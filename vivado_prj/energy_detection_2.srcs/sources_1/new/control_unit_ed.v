==> flow/design.v <==
`timescale 1ns / 1ns
module control_unit_detection(
    input  clock,
    input  reset,
    input  empty_fin,
    input  cnt1_tc,
    output reg pop_fin,
    output reg sclr_fin,
    output reg push_fout,
    output reg sclr_fout,
    output reg sclr_ew,
    output reg ce_ew,
    output reg add_subn_ew,
    output reg end_sig,
    output reg sclr_cnt1,
    output reg en_cnt1,
    output reg sclr_dres,
    output reg en_dres
);
    (* dont_touch = "true" *) reg [3:0] present_state, next_state;
    parameter RESET_STATE = 4'b0000, WAIT_DATA = 4'b0001, ACCUMULATE1 = 4'b0010;
    parameter ACCUMULATE2 = 4'b0011, COMPARE = 4'b0100, WAIT_COMP = 4'b0101, END_COMP = 4'b0110;
    parameter RESET_ACC = 4'b0111, ACCUMULATE3 = 4'b1000;
    always @ (posedge reset, posedge clock) begin
        if (reset == 1'b1)
            present_state <= RESET_STATE;
        else
            present_state <= next_state;
    end
    always @ (*) begin
        case(present_state)
            RESET_STATE:begin  
                if (empty_fin == 1'b1)
                    next_state = WAIT_DATA;
                else
                    next_state = ACCUMULATE1;
            end
            WAIT_DATA:begin  
                if (empty_fin == 1'b1)
                    next_state = WAIT_DATA;
                else
                    next_state = ACCUMULATE1;
            end
            ACCUMULATE1:begin  
                next_state = ACCUMULATE2;
            end
            ACCUMULATE2:begin  
                if (cnt1_tc == 1)
                    next_state = ACCUMULATE3;
                else
                    next_state = ACCUMULATE2;
            end
            ACCUMULATE3:  
                next_state = COMPARE;
            COMPARE:  
                next_state = WAIT_COMP;
            WAIT_COMP:  
                next_state = END_COMP;
            END_COMP:  
                next_state = RESET_ACC;
            RESET_ACC:begin  
                if (empty_fin == 1)
                    next_state = WAIT_DATA;
                else
                    next_state = ACCUMULATE1;
            end
            default: next_state = RESET_STATE;                
        endcase
    end
    always @ (posedge clock) begin  
        pop_fin <= 1'b0;
        sclr_fin <= 1'b0;
        push_fout <= 1'b0;
        sclr_fout <= 1'b0;
        sclr_ew <= 1'b0;
        ce_ew <= 1'b0;
        add_subn_ew <= 1'b0;
        end_sig <= 1'b0;
        sclr_cnt1 <= 1'b0;
        en_cnt1 <= 1'b0;
        sclr_dres <= 1'b0;
        en_dres <= 1'b0;
        case(next_state)     
            RESET_STATE:begin
                sclr_fin <= 1'b1;
                sclr_fout <= 1'b1;
                sclr_ew <= 1'b1;
                sclr_cnt1 <= 1'b1;
                sclr_dres <= 1'b1;
            end
            WAIT_DATA:
                end_sig <= 0;
            ACCUMULATE1:begin
                pop_fin <= 1'b1;
                en_cnt1 <= 1'b1;
                add_subn_ew <= 1'b1;
            end
            ACCUMULATE2:begin
                ce_ew <= 1'b1;
                push_fout <= 1'b1;
                pop_fin <= 1'b1;
                en_cnt1 <= 1'b1;
                add_subn_ew <= 1'b1;
            end
            ACCUMULATE3:begin
                ce_ew <= 1'b1;
                push_fout <= 1'b1;
                add_subn_ew <= 1'b1;
            end
            COMPARE:begin
                ce_ew <= 1'b1;
                add_subn_ew <= 1'b0;
            end
            WAIT_COMP:begin
                sclr_cnt1 <= 1'b1;
            end
            END_COMP:begin
                end_sig <= 1'b1;
                en_dres <= 1'b1;
            end
            RESET_ACC: begin
                sclr_ew <= 1'b1;
            end
        endcase
    end
endmodule
`timescale 1ns / 1ns
module control_unit_ed(
    input  clock,
    input  reset, 
    input  empty_fin,
    input  cnt1_tc,
    input  cnt2_tc,
    output pop_fin,
    output sclr_fin,
    output pop_fout,
    output push_fout, 
    output sclr_fout,
    output sclr_ew,
    output ce_ew,
    output add_subn_ew,
    output end_sig,
    output sclr_cnt1,
    output en_cnt1,
    output sclr_cnt2,
    output en_cnt2,
    output sclr_dres,
    output en_dres
);
   control_unit_detection cu_detection(
       .clock(clock),
       .reset(reset),
       .empty_fin(empty_fin),
       .cnt1_tc(cnt1_tc),
       .pop_fin(pop_fin),
       .sclr_fin(sclr_fin),
       .push_fout(push_fout),
       .sclr_fout(sclr_fout),
       .sclr_ew(sclr_ew),
       .ce_ew(ce_ew),
       .add_subn_ew(add_subn_ew),
       .end_sig(end_sig),
       .sclr_cnt1(sclr_cnt1),
       .en_cnt1(en_cnt1),
       .sclr_dres(sclr_dres),
       .en_dres(en_dres)
    );
   control_unit_packing cu_packing(
       .clock(clock),
       .reset(reset),
       .end_sig(end_sig),
       .cnt2_tc(cnt2_tc),
       .sclr_cnt2(sclr_cnt2),
       .en_cnt2(en_cnt2),
       .pop_fout(pop_fout)
    );
endmodule
`timescale 1ns / 1ps
module control_unit_packing(
    input  clock,
    input  reset,
    input  end_sig,
    input  cnt2_tc,
    output reg sclr_cnt2,
    output reg en_cnt2,
    output reg pop_fout
    );
    (* dont_touch = "true" *) reg [1:0]present_state, next_state;
    parameter RESET_STATE=3'b000,POP_DATA=3'b001;
    always@(posedge reset, posedge clock) begin
        if(reset == 1) 
            present_state <= RESET_STATE;
        else  
            present_state <= next_state ;
    end
    always @ (*) begin
        case(present_state)
            RESET_STATE:begin
                if (end_sig == 1)
                    next_state = POP_DATA;
                else
                    next_state = RESET_STATE;
            end
            POP_DATA: begin
                if (cnt2_tc == 1) begin
                    if (end_sig == 1)
                        next_state = POP_DATA;
                    else
                        next_state = RESET_STATE;
                end
                else
                    next_state = POP_DATA;
            end
            default: next_state = RESET_STATE;
        endcase
    end
    always @ (posedge clock) begin
        sclr_cnt2 <= 1'b0;
        en_cnt2 <= 1'b0;
        pop_fout <= 1'b0;
        case(next_state)     
            RESET_STATE:begin
                sclr_cnt2 <= 1'b1;
            end
            POP_DATA: begin
                en_cnt2 <= 1'b1;
                pop_fout <= 1'b1;
            end
        endcase
    end
endmodule
# From RTL to reports: control_unit_ed

Tool output for the design above, in the order of the flow.
Lines are those of the file above, counted from 1.
Operators: Yosys type, input widths -> output width; for muxes data width and select width s.
Cell names lack the library's common part.
The mark -- stands for no value.

Design top: control_unit_ed
Clock: clock
Cell library: sky130hd
Timing corner: tt_025C_1v80

# Word-level counts

Yosys after proc, flatten, opt, wreduce and memory -nomap, before mapping. Enables and synchronous resets that opt folds into registers are not counted as muxes. Memory bits, and registers merged into a memory's read port (data or address), are not among the register bits. Print and check cells are not counted. Equal cells are merged and count once.

Flip-flop bits (word level): 16
Bits of input ports: 5
Output and inout bits: 15
Elaborated cells: 56

Multiplexer cells: 16
Eq/ne operators: 17
Reductions and logical operators: 11

Operators with widths:

| operator           | number |
| $eq 4x3->1 const B | 8 |
| $pmux 4 s7         | 1 |
| $eq 4x2->1 const B | 4 |
| $mux 1             | 11 |
| $reduce_or 3->1    | 3 |
| $reduce_or 2->1    | 4 |
| $eq 4x4->1 const B | 2 |
| $logic_not 4->1    | 2 |
| $eq 2x1->1 const B | 2 |
| $logic_not 2->1    | 2 |
| $eq 4x1->1 const B | 1 |
| $pmux 2 s2         | 1 |
| $mux 4             | 1 |
| $mux 2             | 2 |

# Longest topological paths

Longest topological path by Yosys (ltp), each cell counted once; first at word level (registers and memories cut), then after technology mapping (sequential cells cut; the memories' decode and read muxes count).

Depth in word-level cells: 6
ABC_AREA: 0
Mapped depth: 4
Mapped depth without buffers: 4

# Synthesis result

The flow's flattened synthesis, as Yosys stat reports it; memories are mapped. The netlist is that of the ABC_AREA named above (0 if unset); the other value can give another one.

Cell area after synthesis: 752.0 µm²
Cells in the netlist: 70
Buffers: 5
Area of sequential cells: 478.0 µm²
Mapped flip-flops: 21

Cells by type:

| cell      | number | area in all (µm²) |
| dfrtp_1   | 9      | 225.216 |
| dfxtp_1   | 10     | 200.192 |
| dfstp_2   | 2      | 52.55 |
| buf_4     | 5      | 37.536 |
| nor2_1    | 10     | 37.536 |
| nand2_1   | 6      | 22.522 |
| inv_1     | 4      | 15.014 |
| o21ai_0   | 3      | 15.014 |
| nand2b_1  | 2      | 12.512 |
| nor4_1    | 2      | 12.512 |
| or4_4     | 1      | 11.261 |
| nor3_1    | 2      | 10.01 |
| o311a_1   | 1      | 10.01 |
| o31a_2    | 1      | 10.01 |
| a2111oi_0 | 1      | 8.758 |
| xnor2_1   | 1      | 8.758 |
| a211oi_1  | 1      | 7.507 |
| nor3b_1   | 1      | 7.507 |

Other cell types: 8; their cells: 8.
The figures by module come from a second, unflattened synthesis with its own total; it is not the netlist above.

Cells (unflattened synthesis): 69
Area (unflattened synthesis): 773.2 µm²

Rows give one instance, submodules left out.

By module:

| module                 | times used | area (µm²) | cells |
| control_unit_detection | 1          | 638.1      | 57 |
| control_unit_packing   | 1          | 135.1      | 12 |
| control_unit_ed        | 1          | 0.0        | 0 |

# Timing after synthesis

Path of least setup slack by OpenSTA after synthesis, without wires, with an ideal clock, recovery checks aside; 20% of the period is set as input and as output delay. Where synthesis merged equal registers, the netlist keeps one of their names.

Path type: reg2reg
Start point: register cu_detection.present_state
End point: register cu_detection.sclr_ew
Buffers on the path: 0
Path slack: 1.272 ns
Path delay: 1.499 ns
Required time: 2.684 ns
Setup time: 0.086 ns
Clock period: 2.77 ns
Data arrival time: 1.413 ns
Stages on the path: 4
Period reached after synthesis: 1.498 ns

"path delay" is the arrival time less input delay plus setup time.
"stages on the path": output pins that drive a net of the path, with the launching flip-flop's if there is one; two outputs of one cell count as two.
"period reached after synthesis" is the clock period less the worst setup slack; recovery checks do not enter. This is arithmetic on one report: input and output delays are still those of the set period (20% each).
An end named without its bit number is one bit of that signal or, where synthesis recoded a state register, one of its new flip-flops.
Between the ends stands the longest chain of elaborated cells between them, by number of cells; it is not shown to be the way that was timed. Of several equally long chains one is given.
A line is the first line of the expression or statement that the cell stems from. Yosys adds cells for indexed reads and writes and turns some case tables into memories.
At most two assigning lines are given for a register; there are more.

Cells stage by stage: dfrtp_1 -> or3_1 -> or4_4 -> a211oi_1
Length of the longest elaborated chain: 6

Ends and longest elaborated chain, post-synthesis:

| what            | RTL line | RTL |
| start, declared | 20       | `(* dont_touch = "true" *) reg [3:0] present_state, next_state;` |
| start, assigned | 26       | `present_state <= RESET_STATE;` |
| start, assigned | 28       | `present_state <= next_state;` |
| $logic_not 4->1 | 31       | `case(present_state)` |
| $reduce_or 3->1 | --       |  |
| $pmux 4 s7      | 31       |  |
| $eq 4x3->1      | 83       | `case(next_state)` |
| $reduce_or 2->1 | --       |  |
| $mux 1          | 83       |  |
| end, assigned   | 75       | `sclr_ew <= 1'b0;` |
| end, assigned   | 87       | `sclr_ew <= 1'b1;` |
| end, declared   | 11       | `output reg sclr_ew,` |

# Timing after layout

Path of least setup slack in the final report of run 1 (OpenROAD, finished layout, wires in). Where an end is a register, its clock arrival counts in the times.

Path type: reg2reg
Start point: register cu_detection.present_state
End point: register cu_detection.sclr_ew
Data arrival time: 1.84 ns
Setup time: 0.07 ns
Stages on the path: 4
Required time: 2.03 ns
Buffers on the path: 0
Path slack: 0.20 ns
Clock period: 1.8 ns

An end named without its bit number is one bit of that signal or, where synthesis recoded a state register, one of its new flip-flops.
Between the ends stands the longest chain of elaborated cells between them, by number of cells; it is not shown to be the way that was timed. Of several equally long chains one is given.
At most two assigning lines are given for a register; there are more.

Cells stage by stage: dfrtp_1 -> or3_1 -> or4_4 -> a211oi_1
Length of the longest elaborated chain: 6

Ends and longest elaborated chain, post-layout:

| what            | RTL line | RTL |
| start, declared | 20       | `(* dont_touch = "true" *) reg [3:0] present_state, next_state;` |
| start, assigned | 26       | `present_state <= RESET_STATE;` |
| start, assigned | 28       | `present_state <= next_state;` |
| $logic_not 4->1 | 31       | `case(present_state)` |
| $reduce_or 3->1 | --       |  |
| $pmux 4 s7      | 31       |  |
| $eq 4x3->1      | 83       | `case(next_state)` |
| $reduce_or 2->1 | --       |  |
| $mux 1          | 83       |  |
| end, assigned   | 75       | `sclr_ew <= 1'b0;` |
| end, assigned   | 87       | `sclr_ew <= 1'b1;` |
| end, declared   | 11       | `output reg sclr_ew,` |

Flow measurements of control_unit_ed on sky130hd: 2 stored runs with different settings, listed in no order. Input and output delays are each 20% of the period that was set; the output load is 0.01 pF.
"achieved clock period" means the clock period less the worst setup slack. The figure is calculated, with input and output delays left at 20% of the set period.
"critical setup path time" means the part of the period allowed to the worst setup path (the constraints hold back 20% at inputs and 20% at outputs) less its slack; where the path has registers, the arrival times of their clocks count too.
By "power consumption" is meant OpenSTA's value without simulated activity: inputs other than the clock are taken to toggle once in ten clock periods, and the tool carries that through the logic.
Settings: - = not set for that run.

| setting or result                      | run 1     | run 2     |
| period_ns                              | 1.8       | 2.32      |
| SETUP_SLACK_MARGIN                     | 0.12      | 0.53      |
| CAP_MARGIN                             | 20        | 20        |
| CORE_MARGIN                            | 2         | 3         |
| CORE_UTILIZATION                       | 40        | 32        |
| SLEW_MARGIN                            | 20        | 10        |
| PLACE_DENSITY_LB_ADDON                 | -         | 0.01      |
| TNS_END_PERCENT                        | -         | 70        |
| MIN_ROUTING_LAYER                      | -         | met1      |
| setup total negative slack (ns)        | 0.000     | 0.000     |
| power consumption (W)                  | 0.0009381 | 0.0007048 |
| final design utilization               | 0.575     | 0.464     |
| mapped cell area after synthesis (µm²) | 752.0     | 752.0     |
| critical setup path time (ns)          | 1.60      | 1.19      |
| critical path kind                     | reg2reg   | reg2out   |
| worst setup slack after layout (ns)    | 0.198     | 0.668     |
| area of the die (µm²)                  | 2243.0    | 2967.5    |
| achieved clock period (ns)             | 1.602     | 1.652     |
| standard-cell area after routing (µm²) | 1003.5    | 965.9     |
